==> flow/design.v <==
`timescale 1ns/1ps
module mem_data_sync_out
#(
  parameter integer DATA_WIDTH           = 8,
  parameter integer ARRAY                = 32,
  parameter integer MEM_DATA_WIDTH       = DATA_WIDTH*ARRAY
)
(
  input   wire                             clk,
  input   wire [ MEM_DATA_WIDTH  -1 : 0 ]  data_in,
  output  wire [ MEM_DATA_WIDTH  -1 : 0 ]  data_out
);
  genvar n, m;
  generate
    for (n = 0; n < ARRAY; n = n + 1)
    begin: SYNC_N
      for (m = 0; m < (ARRAY - n); m = m + 1)
      begin: SYNC_M
        wire [ DATA_WIDTH           -1 : 0 ]        a;
        wire [ DATA_WIDTH           -1 : 0 ]        a_dly;
        wire [ DATA_WIDTH           -1 : 0 ]        a_dly_fwd;
        assign a = data_in[n*DATA_WIDTH+:DATA_WIDTH];     
        if (m == 0)
          assign a_dly = a;
        else 
          assign a_dly = SYNC_N[n].SYNC_M[m-1].a_dly_fwd;
        if (m == (ARRAY - 1 - n))
          assign data_out[n*DATA_WIDTH+:DATA_WIDTH] = SYNC_N[n].SYNC_M[m].a_dly_fwd; 
        register_sync #(DATA_WIDTH) read_addr_fwd (clk, a_dly, a_dly_fwd);
      end
  end
  endgenerate
  endmodule
`timescale 1ns/1ps
module register_sync #(
  parameter integer WIDTH                 = 8
) (
  input  wire                             clk,
  input  wire        [ WIDTH -1 : 0 ]     in,
  output wire        [ WIDTH -1 : 0 ]     out
);
  reg [ WIDTH -1 : 0 ] out_reg;
  always @(posedge clk)
  begin
      out_reg <= in;
  end
  assign out = out_reg;
endmodule
==> Tool chain data of mem_data_sync_out <==
The steps from the RTL of mem_data_sync_out to its reports follow in flow order.
Lines are those of the file above, counted from 1.
Cell names lack the library's common part.
{ "design": {"top": "mem_data_sync_out", "clk_port": "clk", "lib": "sky130hd", "lib_corner": "tt_025C_1v80"} }

==> Word level <==
Yosys after proc, flatten, opt, wreduce and memory -nomap, before mapping. Enables and synchronous resets that opt folds into registers are not counted as muxes. Memory bits, and registers merged into a memory's read port (data or address), are not among the register bits. Print and check cells are not counted. Equal cells are merged and count once.
{ "word_totals": {"ff_bits": 4224, "inputBits": 257, "word_cells": 528} }

==> Depth <==
Depth = most cells in a row (Yosys ltp): at word level without a register or memory, in the mapped netlist without a sequential cell, where the memories' decode and read muxes count.
{ "logic_depth": {"word_depth": 0, "ABC_AREA": 1, "depth_mapped": 0, "mapped_depth_nobuf": 0} }

==> Mapped cells and area <==
Yosys stat after the flow's synthesis: flattened, memories mapped to cells. It holds for the ABC_AREA given above (unset counts as 0); a run with the other value may have another netlist.
{ "types": {"columns": ["type", "count", "area_total_um2"], "rows": [
  ["dfxtp_1", 4224, 8.46E+04]
]} }
{ "synth_totals": {"mapped_cells": 4224, "synth_area_um2": 84561.1, "seq_area_um2": 84561.1, "flip_flops": 4224, "buf_cells": 0} }

==> Path before layout <==
OpenSTA on the mapped netlist: ideal clock, no wires. The path of least setup slack (recovery checks aside). Input and output delay are each 20% of the period. Register names are those of the netlist, which keeps one name where synthesis merged equal registers.
{ "synth_path": {"kind": "flip-flop to output port", "from": "reg SYNC_N[0].SYNC_M[31].read_addr_fwd.out_reg[0]", "to": "out data_out[0]", "tclk_ns": 0.418, "arrival_time_ns": 0.331, "t_required_ns": 0.334, "slack_ns": 0.004, "path_delay_ns": 0.331, "stages": 1, "synth_period_reached_ns": 0.414} }
"path_delay_ns" = arrival - input delay + setup time.
A path that ends at an output port has no setup time.
"stages" counts driving pins, that of a launching flip-flop among them; a cell with two outputs on the path counts twice.
"synth_period_reached_ns" = period - worst setup slack (recovery checks aside). The figure is calculated, with input and output delays left at 20% of the set period.
{ "synth_between": {"cell_sequence": "dfxtp_1", "elab_chain_len": 0, "cone_cells": 0, "lines_between": 0} }
{ "synth_lines": {"columns": ["element", "line_no", "text"], "rows": [
  ["from (decl)", 42, "reg [ WIDTH -1 : 0 ] out_reg;"],
  ["from (assign)", 45, "out_reg <= in;"],
  ["to (decl)", 11, "output  wire [ MEM_DATA_WIDTH  -1 : 0 ]  data_out"]
]} }

==> Path in the finished layout <==
Path of least setup slack in the final report of run A (OpenROAD, finished layout, wires in). Where an end is a register, its clock arrival counts in the times.
{ "layout_path": {"kind": "flip-flop to output port", "from": "reg SYNC_N[15].SYNC_M[16].read_addr_fwd.out_reg[4]", "to": "out data_out[124]", "tclk_ns": 0.411, "arrival_time_ns": 1.38, "t_required_ns": 0.33, "slack_ns": -1.05, "stages": 2} }
{ "layout_between": {"cell_sequence": "dfxtp_2 > buf_6", "elab_chain_len": 0, "cone_cells": 0, "lines_between": 0} }
{ "layout_lines": {"columns": ["element", "line_no", "text"], "rows": [
  ["from (decl)", 42, "reg [ WIDTH -1 : 0 ] out_reg;"],
  ["from (assign)", 45, "out_reg <= in;"],
  ["to (decl)", 11, "output  wire [ MEM_DATA_WIDTH  -1 : 0 ]  data_out"]
]} }

Hand-over note for mem_data_sync_out

Settings and measured results of 2 stored flow runs for module mem_data_sync_out (sky130hd), not sorted in any way. The constraints put input and output delay at 20% of the set period each and load the outputs with 0.01 pF.
"achieved_period_ns" is the run's clock period less its worst setup slack. It is reckoned from that one timing run; input and output delays stay at 20% of the period that was set.
"worst_setup_path_time_ns": the worst setup path's part of the clock period (all of it between registers, 20% less for each end at a port) less its slack. A launch clock that arrives late makes it longer, a capture clock that arrives late makes it shorter.
By "power.total_uw" is meant OpenSTA's value without simulated activity: inputs other than the clock are taken to toggle once in ten clock periods, and the tool carries that through the logic.
[
  {
    "run": "run A",
    "settings": { "period_ns": 0.411, "CORE_UTILIZATION": 21, "SETUP_SLACK_MARGIN": 0.04, "PLACE_DENSITY": 0.75, "CORE_ASPECT_RATIO": 0.54, "CORE_MARGIN": 2, "ABC_AREA": 1, "GPL_TIMING_DRIVEN": 0, "CTS_CLUSTER_SIZE": 51, "SLEW_MARGIN": 35, "MIN_ROUTING_LAYER": "met2", "CAP_MARGIN": 20 },
    "results": { "ys_area_um2": 84561.1, "die_um2": 408004.0, "layout_stdcell_area_um2": 111572.0, "finish.utilization_pct": 27.8, "setup_worst_slack_ns": -1.053, "setupTns_ns": -264.501, "hold_worst_slack_ns": -0.138, "power.total_uw": 778718, "achieved_period_ns": 1.464, "worst_setup_path_time_ns": 1.38, "worst_setup_path_type": "flip-flop to output port" }
  },
  {
    "run": "run B",
    "settings": { "period_ns": 0.612, "CORE_UTILIZATION": 57, "SETUP_SLACK_MARGIN": 0.07, "PLACE_DENSITY_LB_ADDON": 0.12, "CORE_MARGIN": 6, "CELL_PAD_IN_SITES_GLOBAL_PLACEMENT": 2, "ABC_AREA": 0, "GPL_TIMING_DRIVEN": 1, "CTS_CLUSTER_SIZE": 46, "MIN_ROUTING_LAYER": "met2", "MAX_ROUTING_LAYER": "met5", "CAP_MARGIN": 20, "SLEW_MARGIN": 20 },
    "results": { "ys_area_um2": 84561.1, "die_um2": 157740.0, "layout_stdcell_area_um2": 107063.0, "finish.utilization_pct": 73.1, "setup_worst_slack_ns": -0.869, "setupTns_ns": -205.899, "hold_worst_slack_ns": 0.237, "power.total_uw": 525158, "achieved_period_ns": 1.481, "worst_setup_path_time_ns": 1.36, "worst_setup_path_type": "flip-flop to output port" }
  }
]

End of note.
